==> flow/design.v <==
module Debounce_Switch (
  input i_Clk,
  input i_Switch,
  output o_Switch
  );
  parameter c_DEBOUNCE_LIMIT = 250000;
  reg r_State = 1'b0;
  reg [17:0] r_Count = 0;
  always @(posedge i_Clk)
    begin
      if (i_Switch !== r_State && r_Count < c_DEBOUNCE_LIMIT)
        r_Count <= r_Count + 1;
      else if (r_Count == c_DEBOUNCE_LIMIT)
        begin
          r_Count <= 0;
          r_State <= i_Switch;
        end
      else
        r_Count <= 0;
    end
  assign o_Switch = r_State;
endmodule  
module VGA_Controller (
  input i_Clk,
  input i_Reset,
  output o_VGA_HSync,
  output o_VGA_VSync,
  output [11:0] o_X,
  output [11:0] o_Y
  );
  parameter H_TOTAL_WIDTH = 12'd800;
  parameter H_VISIBLE_WIDTH = 12'd640;
  parameter H_FRONT_PORCH = 12'd18;
  parameter H_BACK_PORCH = 12'd50;
  parameter H_START = H_TOTAL_WIDTH - H_FRONT_PORCH;
  parameter H_FINISH = H_VISIBLE_WIDTH + H_BACK_PORCH;
  parameter V_TOTAL_HEIGHT = 12'd525;
  parameter V_VISIBLE_HEIGHT = 12'd480;
  parameter V_FRONT_PORCH = 12'd10;
  parameter V_BACK_PORCH = 12'd33;
  parameter V_START = V_TOTAL_HEIGHT - V_FRONT_PORCH;
  parameter V_FINISH = V_VISIBLE_HEIGHT + V_BACK_PORCH;
  reg [11:0] r_HCounter = 12'b1;
  reg [11:0] r_VCounter = 12'b1;
  reg r_HSync;
  reg r_VSync;
  always @ (posedge i_Clk) begin
    if (i_Reset === 1'b1) begin
      r_HCounter <= 12'b0;
      r_VCounter <= 12'b0;
    end else begin
      r_HCounter <= r_HCounter + 1;
      if (r_HCounter === H_TOTAL_WIDTH) begin
        r_HCounter <= 12'b1;
        r_VCounter <= r_VCounter + 1;
        if (r_VCounter === V_TOTAL_HEIGHT) begin
          r_VCounter <= 12'b1;
        end
      end
    end
    if (r_HCounter > H_FINISH && r_HCounter < H_START)
      r_HSync <= 0;
    else
      r_HSync <= 1;
    if (r_VCounter > V_FINISH && r_VCounter < V_START)
      r_VSync <= 0;
    else
      r_VSync <= 1;
  end
  assign o_X = r_HCounter;
  assign o_Y = r_VCounter;
  assign o_VGA_HSync = r_HSync;
  assign o_VGA_VSync = r_VSync;
endmodule
module Stateless_Seven_Segment_Display (
  input [3:0] i_Nibble,
  output o_Segment_A,
  output o_Segment_B,
  output o_Segment_C,
  output o_Segment_D,
  output o_Segment_E,
  output o_Segment_F,
  output o_Segment_G
  );
  integer w_Display;
  always @(i_Nibble)
    case (i_Nibble)
      0: w_Display = 7'h81;
      1: w_Display = 7'hCF;
      2: w_Display = 7'h92;
      3: w_Display = 7'h86;
      4: w_Display = 7'hCC;
      5: w_Display = 7'hA4;
      6: w_Display = 7'hA0;
      7: w_Display = 7'h8F;
      8: w_Display = 7'h80;
      9: w_Display = 7'h84;
      10: w_Display = 7'h88;
      11: w_Display = 7'hE0;
      12: w_Display = 7'hB1;
      13: w_Display = 7'hC2;
      14: w_Display = 7'hB0;
      15: w_Display = 7'hB8;
    endcase
  assign o_Segment_A = w_Display[6];
  assign o_Segment_B = w_Display[5];
  assign o_Segment_C = w_Display[4];
  assign o_Segment_D = w_Display[3];
  assign o_Segment_E = w_Display[2];
  assign o_Segment_F = w_Display[1];
  assign o_Segment_G = w_Display[0];
endmodule  
module Main (
  input i_Clk,
  input i_Switch_1,
  input i_Switch_2,
  input i_Switch_3,
  input i_Switch_4,
  output o_LED_1,
  output o_LED_2,
  output o_LED_3,
  output o_LED_4,
  output o_Segment1_A,
  output o_Segment1_B,
  output o_Segment1_C,
  output o_Segment1_D,
  output o_Segment1_E,
  output o_Segment1_F,
  output o_Segment1_G,
  output o_VGA_HSync,
  output o_VGA_VSync,
  output o_VGA_Red_0,
  output o_VGA_Red_1,
  output o_VGA_Red_2,
  output o_VGA_Grn_0,
  output o_VGA_Grn_1,
  output o_VGA_Grn_2,
  output o_VGA_Blu_0,
  output o_VGA_Blu_1,
  output o_VGA_Blu_2,
  output io_PMOD_1,
  output io_PMOD_2,
  output io_PMOD_3,
  output io_PMOD_4,
  output io_PMOD_7,
  output io_PMOD_8,
  output io_PMOD_9,
  output io_PMOD_10
  );
  wire [11:0] r_HCounter;
  wire [11:0] r_VCounter;
  VGA_Controller VGA_Controller_1 (
    .i_Clk(i_Clk),
    .i_Reset(i_Switch_1 && w_Any_Switch),
    .o_VGA_HSync(o_VGA_HSync),
    .o_VGA_VSync(o_VGA_VSync),
    .o_X(r_HCounter),
    .o_Y(r_VCounter)
    );
  reg r_Any_Switch = 1'b0;
  wire w_Any_Switch;
  Debounce_Switch Debounce_Switch
    (.i_Clk(i_Clk),
     .i_Switch(i_Switch_1 || i_Switch_2 || i_Switch_3 || i_Switch_4),
     .o_Switch(w_Any_Switch));
  reg [2:0] r_Red = 3'b0;
  reg [2:0] r_Grn = 3'b0;
  reg [2:0] r_Blu = 3'b0;
  reg [3:0] r_Button = 4'b0;
  reg [3:0] r_Buffer = 4'b0;
  always @ (posedge i_Clk) begin
    r_Any_Switch <= w_Any_Switch;
    if (r_Any_Switch === 1'b0 && w_Any_Switch === 1'b1) begin
      case ({i_Switch_1, i_Switch_2, i_Switch_3, i_Switch_4})
        4'b1000: r_Button = 4'd1;
        4'b0100: r_Button = 4'd2;
        4'b0010: r_Button = 4'd3;
        4'b0001: r_Button = 4'd4;
        default: r_Button = 4'd0;
      endcase
      if (i_Switch_2) begin
        r_Red <= (r_Red + 1) % 8;
        r_Buffer[2:0] <= (r_Red + 1) % 8;
      end
      if (i_Switch_3) begin
        r_Grn <= (r_Grn + 1) % 8;
        r_Buffer[2:0] <= (r_Grn + 1) % 8;
      end
      if (i_Switch_4) begin
        r_Blu <= (r_Blu + 1) % 8;
        r_Buffer[2:0] <= (r_Blu + 1) % 8;
      end
    end
  end
  Stateless_Seven_Segment_Display Seven_Segment_Display_1
    (.i_Nibble(r_Buffer),
     .o_Segment_A(o_Segment1_A),
     .o_Segment_B(o_Segment1_B),
     .o_Segment_C(o_Segment1_C),
     .o_Segment_D(o_Segment1_D),
     .o_Segment_E(o_Segment1_E),
     .o_Segment_F(o_Segment1_F),
     .o_Segment_G(o_Segment1_G)
    );
  assign o_LED_1 = 0;
  assign o_LED_2 = 0;
  assign o_LED_3 = 0;
  assign o_LED_4 = 0;
  assign o_VGA_Red_0 = 1'b1 && r_Red[0] && o_VGA_HSync && o_VGA_VSync;
  assign o_VGA_Red_1 = 1'b1 && r_Red[1] && o_VGA_HSync && o_VGA_VSync;
  assign o_VGA_Red_2 = 1'b0 && o_VGA_HSync && o_VGA_VSync;
  assign o_VGA_Grn_0 = 1'b1 && r_Grn[0] && o_VGA_HSync && o_VGA_VSync;
  assign o_VGA_Grn_1 = 1'b1 && r_Grn[1] && o_VGA_HSync && o_VGA_VSync;
  assign o_VGA_Grn_2 = 1'b0 && o_VGA_HSync && o_VGA_VSync;
  assign o_VGA_Blu_0 = 1'b1 && r_Blu[0] && o_VGA_HSync && o_VGA_VSync;
  assign o_VGA_Blu_1 = 1'b1 && r_Blu[1] && o_VGA_HSync && o_VGA_VSync;
  assign o_VGA_Blu_2 = 1'b0 && o_VGA_HSync && o_VGA_VSync;
endmodule
# == Reports on Main ==
# The steps from the RTL of Main to its reports follow in flow order.
# Line numbers count from 1 in the design file above.
# Operators carry their Yosys type and port widths (W data, S select, Z words).
# The mark -- stands for no value.
# design
top,Main
clock,i_Clk
library,sky130hd
corner,tt_025C_1v80

# == Word level ==
# Yosys after proc, flatten, opt, wreduce and memory -nomap, before mapping. Memory bits, and registers merged into a memory's read port (data or address), are not among the register bits. Print and check cells are not counted. Equal cells are merged and count once.
# Yosys's memory passes give these memory sizes; they may raise the number of words (mostly to a power of two), join words into wider ones and drop unused or constant bits.
# word_totals
latchBits,0
mem_count,1
input_bits,5
mem_bits_rw,0
word_cells,66
out_inout_bits,30
clocked_rd_ports_x_width,0
mem_bits_ro,112
register_bits,58
# mem_list
name,size,width,read_ports,wr,line_no,text
(no name shown),16,7,1,0,87,case (i_Nibble)
# classes
reduce_logical,27
compare,5
add_sub_neg,6
n_mul,0
mux,7
bitwise,1
equal,7
n_div,0
shift,0
# op_table
cell,n
$add A12 B1 Y12 const B,2
$gt A12 B10 Y1 const B,2
$lt A12 B10 Y1 const B,2
$eqx A12 B10 Y1 const B,2
$add A18 B1 Y18 const B,1
$lt A18 B18 Y1 const B,1
$eq A18 B18 Y1 const B,1
$logic_and A1 B1 Y1,17
$mux W12,1
$reduce_and A2 Y1,5
$add A3 B1 Y3 const B,3
$mux W3,3
$eqx A1 B1 Y1 const B,3
$logic_or A1 B1 Y1,3
$reduce_bool A3 Y1,1
$mux W1,3
$reduce_or A2 Y1,1
$nex A1 B1 Y1,1
$not A1 Y1,1

# == Depth ==
# Depth = most cells in a row (Yosys ltp): at word level without a register or memory, in the mapped netlist without a sequential cell, where the memories' decode and read muxes count.
# depth
ltp_word,7
abc_area,0
depth_mapped,8
ltp_nobuf,6

# == Mapped cells and area ==
# Source: synth_stat.txt of the flow (Yosys; design flattened, memories mapped). It holds for the ABC_AREA given above (unset counts as 0); a run with the other value may have another netlist.
# synth_totals
flip_flops,58
n_buf,24
synth_area_um2,3031.7
sequential_area_um2,1291.2
cell_count,331
# by_type
cell,n,type_area_um2
sky130_fd_sc_hd__dfxtp_1,45,900.864
sky130_fd_sc_hd__edfxtp_1,13,390.374
sky130_fd_sc_hd__ha_1,15,187.68
sky130_fd_sc_hd__xnor2_1,20,175.168
sky130_fd_sc_hd__nor2_1,41,153.898
sky130_fd_sc_hd__buf_4,16,120.115
sky130_fd_sc_hd__nand4_1,13,81.328
sky130_fd_sc_hd__and3_1,12,75.072
sky130_fd_sc_hd__nand3_1,15,75.072
sky130_fd_sc_hd__inv_1,19,71.318
sky130_fd_sc_hd__a21oi_1,14,70.067
sky130_fd_sc_hd__nor4_1,10,62.56
sky130_fd_sc_hd__xor2_1,7,61.309
sky130_fd_sc_hd__nand2_1,16,60.058
sky130_fd_sc_hd__mux2i_1,5,50.048
sky130_fd_sc_hd__or4_1,6,45.043
sky130_fd_sc_hd__o21ai_0,8,40.038
sky130_fd_sc_hd__nor3_1,7,35.034
# Other cell types: 28; their cells: 49.
# By module: a second synthesis without flattening, with its own total; a netlist apart from the flattened one above.
# hier_totals
cells_unflattened,348
hier_area_um2,3199.3
# Each row is one instance without its submodules.
# by_module
module,mod_area_um2,cells,seq_area_um2,instances
VGA_Controller,1330.0,149,520.5,1
Debounce_Switch,887.1,102,390.4,1
Main,734.5,62,380.4,1
Stateless_Seven_Segment_Display,247.7,35,0.0,1

# == Worst setup path after synthesis ==
# OpenSTA on the mapped netlist: ideal clock, no wires. The path of least setup slack (recovery checks aside). Input and output delay are each 20% of the period. Register names are those of the netlist, which keeps one name where synthesis merged equal registers.
# synth_path
path_type,input to register
start,in i_Switch_4
end,reg Debounce_Switch.r_Count[17]
driving_pins,6
setup_slack_ns,0.458
t_first_pin_ns,0.456
t_required_ns,2.165
arrival_time_ns,1.707
clock_period_ns,2.28
setup_ns,0.115
input_delay_ns,0.456
path_delay_ns,1.366
path_buffers,2
period_less_setup_slack_ns,1.822
# "path_delay_ns" = arrival - input delay + setup time.
# "driving_pins" counts driving pins, that of a launching flip-flop among them; a cell with two outputs on the path counts twice.
# "period_less_setup_slack_ns" is the clock period less the worst setup slack; recovery checks do not enter. This is arithmetic on one report: input and output delays are still those of the set period (20% each).
# The rows between start and end are the longest chain of elaborated cells between them; the timing report does not say that the signal goes this way. Where chains are equally long, one stands for them.
# A line is the first line of the expression or statement that the cell stems from. Yosys adds cells for indexed reads and writes and turns some case tables into memories.
# At most two assigning lines are given for a register; there are more.
# synth_between
path_cell_list,sky130_fd_sc_hd__clkbuf_1 > sky130_fd_sc_hd__or4_4 > sky130_fd_sc_hd__xor2_1 > sky130_fd_sc_hd__o31ai_2 > sky130_fd_sc_hd__buf_4 > sky130_fd_sc_hd__nor2_1
elab_chain_cells,3
cone_cells,3
lines_between,2
classes_between,eq/ne: 1; reduce/logical: 2
# synth_rtl
item,line_no,text
start: declaration,118,"input i_Switch_4,"
$logic_or A1 B1 Y1,164,".i_Switch(i_Switch_1 || i_Switch_2 || i_Switch_3 || i_Switch_4),"
$nex A1 B1 Y1,11,if (i_Switch !== r_State && r_Count < c_DEBOUNCE_LIMIT)
$logic_and A1 B1 Y1,11,
end: assignment,12,r_Count <= r_Count + 1;
end: assignment,15,r_Count <= 0;
end: declaration,8,reg [17:0] r_Count = 0;
# Some nets on the timed path still bear RTL names; the line given drives or declares the net.
# synth_nets
net,line_no
Debounce_Switch.i_Switch,164

# == Timing after layout ==
# From the final timing report of run 1: the path of least setup slack in the routed layout; clock arrival at registers is part of the times.
# layout_path
path_type,register to output
start,reg r_Buffer[0]
end,out o_Segment1_A
t_first_pin_ns,0.34
clock_period_ns,1.85
t_required_ns,1.48
path_buffers,2
setup_slack_ns,0.03
driving_pins,5
out_delay_ns,0.37
arrival_time_ns,1.45
# The rows between start and end are the longest chain of elaborated cells between them; the timing report does not say that the signal goes this way. Where chains are equally long, one stands for them.
# The chain passes a memory read, where the word-level depth is cut; so it can be longer than that depth.
# At most two assigning lines are given for a register; there are more.
# layout_between
path_cell_list,sky130_fd_sc_hd__edfxtp_1 > sky130_fd_sc_hd__buf_4 > sky130_fd_sc_hd__ha_2 > sky130_fd_sc_hd__mux2_2 > sky130_fd_sc_hd__buf_6
elab_chain_cells,1
cone_cells,1
lines_between,1
classes_between,memory: 1
# layout_rtl
item,line_no,text
start: declaration,170,reg [3:0] r_Buffer = 4'b0;
start: assignment,183,r_Buffer[2:0] <= (r_Red + 1) % 8;
start: assignment,187,r_Buffer[2:0] <= (r_Grn + 1) % 8;
$mem_v2 Z16 W7,87,case (i_Nibble)
end: declaration,123,"output o_Segment1_A,"

Stored flow runs of Main (2 of them; Yosys, OpenROAD, sky130hd). They differ in their settings and are not a sequence. Constraints: input delay and output delay 20% of the set period each, output load 0.01 pF.
"worst_setup_path_time_ns" is the time allowed to the run's worst setup path (the clock period less input and output delay, where it has them) less its slack. Clock arrival times count: a late capture clock shortens it, a late launch clock lengthens it.

Run 1, flow files:
==> flow/run.sh <==
#!/bin/bash
# the make line also repeats the synthesis and layout settings of config.mk as NAME=value (left out here)
make -C /OpenROAD-flow-scripts/flow DESIGN_CONFIG=/design/flow/config.mk WORK_HOME=/design/flow/orfs CLKGATE_MAP_FILE= finish
==> flow/config.mk <==
export PLATFORM = sky130hd
export DESIGN_NAME = Main
export DESIGN_NICKNAME = Main
export VERILOG_FILES = /design/flow/design.v
export SDC_FILE = /design/flow/constraint.sdc
export NUM_CORES = 4
export LEC_CHECK = 0
export CAP_MARGIN = 20
export CELL_PAD_IN_SITES_DETAIL_PLACEMENT = 0
export CELL_PAD_IN_SITES_GLOBAL_PLACEMENT = 0
export CORE_ASPECT_RATIO = 0.91
export CORE_MARGIN = 4
export CORE_UTILIZATION = 58
export CTS_CLUSTER_DIAMETER = 178
export GPL_TIMING_DRIVEN = 1
export PLACE_DENSITY_LB_ADDON = 0.18
export SLEW_MARGIN = 25
==> flow/constraint.sdc <==
create_clock -name core_clock -period 1.85 [get_ports {i_Clk}]
set_input_delay 0.3700 -clock core_clock [delete_from_list [all_inputs] [get_ports {i_Clk}]]
set_output_delay 0.3700 -clock core_clock [all_outputs]
set_load 0.01 [all_outputs]

==> results of run 1, as CSV <==
result,value
worst_hold_slack_ns,0.476
worst_setup_path_time_ns,1.45
critical_path_kind,"register to output"
die_um2,6448.9
setup_tns_ns,0.000
synthesis_area_um2,3031.7
timing.setup.ws_ns,0.034
final_cell_area_um2,3637.2

Run 2, flow files:
==> flow/run.sh <==
#!/bin/bash
# the make line also repeats the synthesis and layout settings of config.mk as NAME=value (left out here)
make -C /OpenROAD-flow-scripts/flow DESIGN_CONFIG=/design/flow/config.mk WORK_HOME=/design/flow/orfs CLKGATE_MAP_FILE= finish
==> flow/config.mk <==
export PLATFORM = sky130hd
export DESIGN_NAME = Main
export DESIGN_NICKNAME = Main
export VERILOG_FILES = /design/flow/design.v
export SDC_FILE = /design/flow/constraint.sdc
export NUM_CORES = 4
export LEC_CHECK = 0
export CAP_MARGIN = 5
export CELL_PAD_IN_SITES_GLOBAL_PLACEMENT = 0
export CORE_ASPECT_RATIO = 1.61
export CORE_MARGIN = 2
export CORE_UTILIZATION = 58
export CTS_CLUSTER_DIAMETER = 29
export MAX_ROUTING_LAYER = met5
export MIN_ROUTING_LAYER = met1
export PLACE_DENSITY_LB_ADDON = 0.23
export SETUP_SLACK_MARGIN = 0.25
export SLEW_MARGIN = 20
==> flow/constraint.sdc <==
create_clock -name core_clock -period 1.82 [get_ports {i_Clk}]
set_input_delay 0.3640 -clock core_clock [delete_from_list [all_inputs] [get_ports {i_Clk}]]
set_output_delay 0.3640 -clock core_clock [all_outputs]
set_load 0.01 [all_outputs]

==> results of run 2, as CSV <==
result,value
worst_hold_slack_ns,0.477
worst_setup_path_time_ns,1.53
critical_path_kind,"register to output"
die_um2,5837.9
setup_tns_ns,-0.141
synthesis_area_um2,3031.7
timing.setup.ws_ns,-0.074
final_cell_area_um2,4281.6
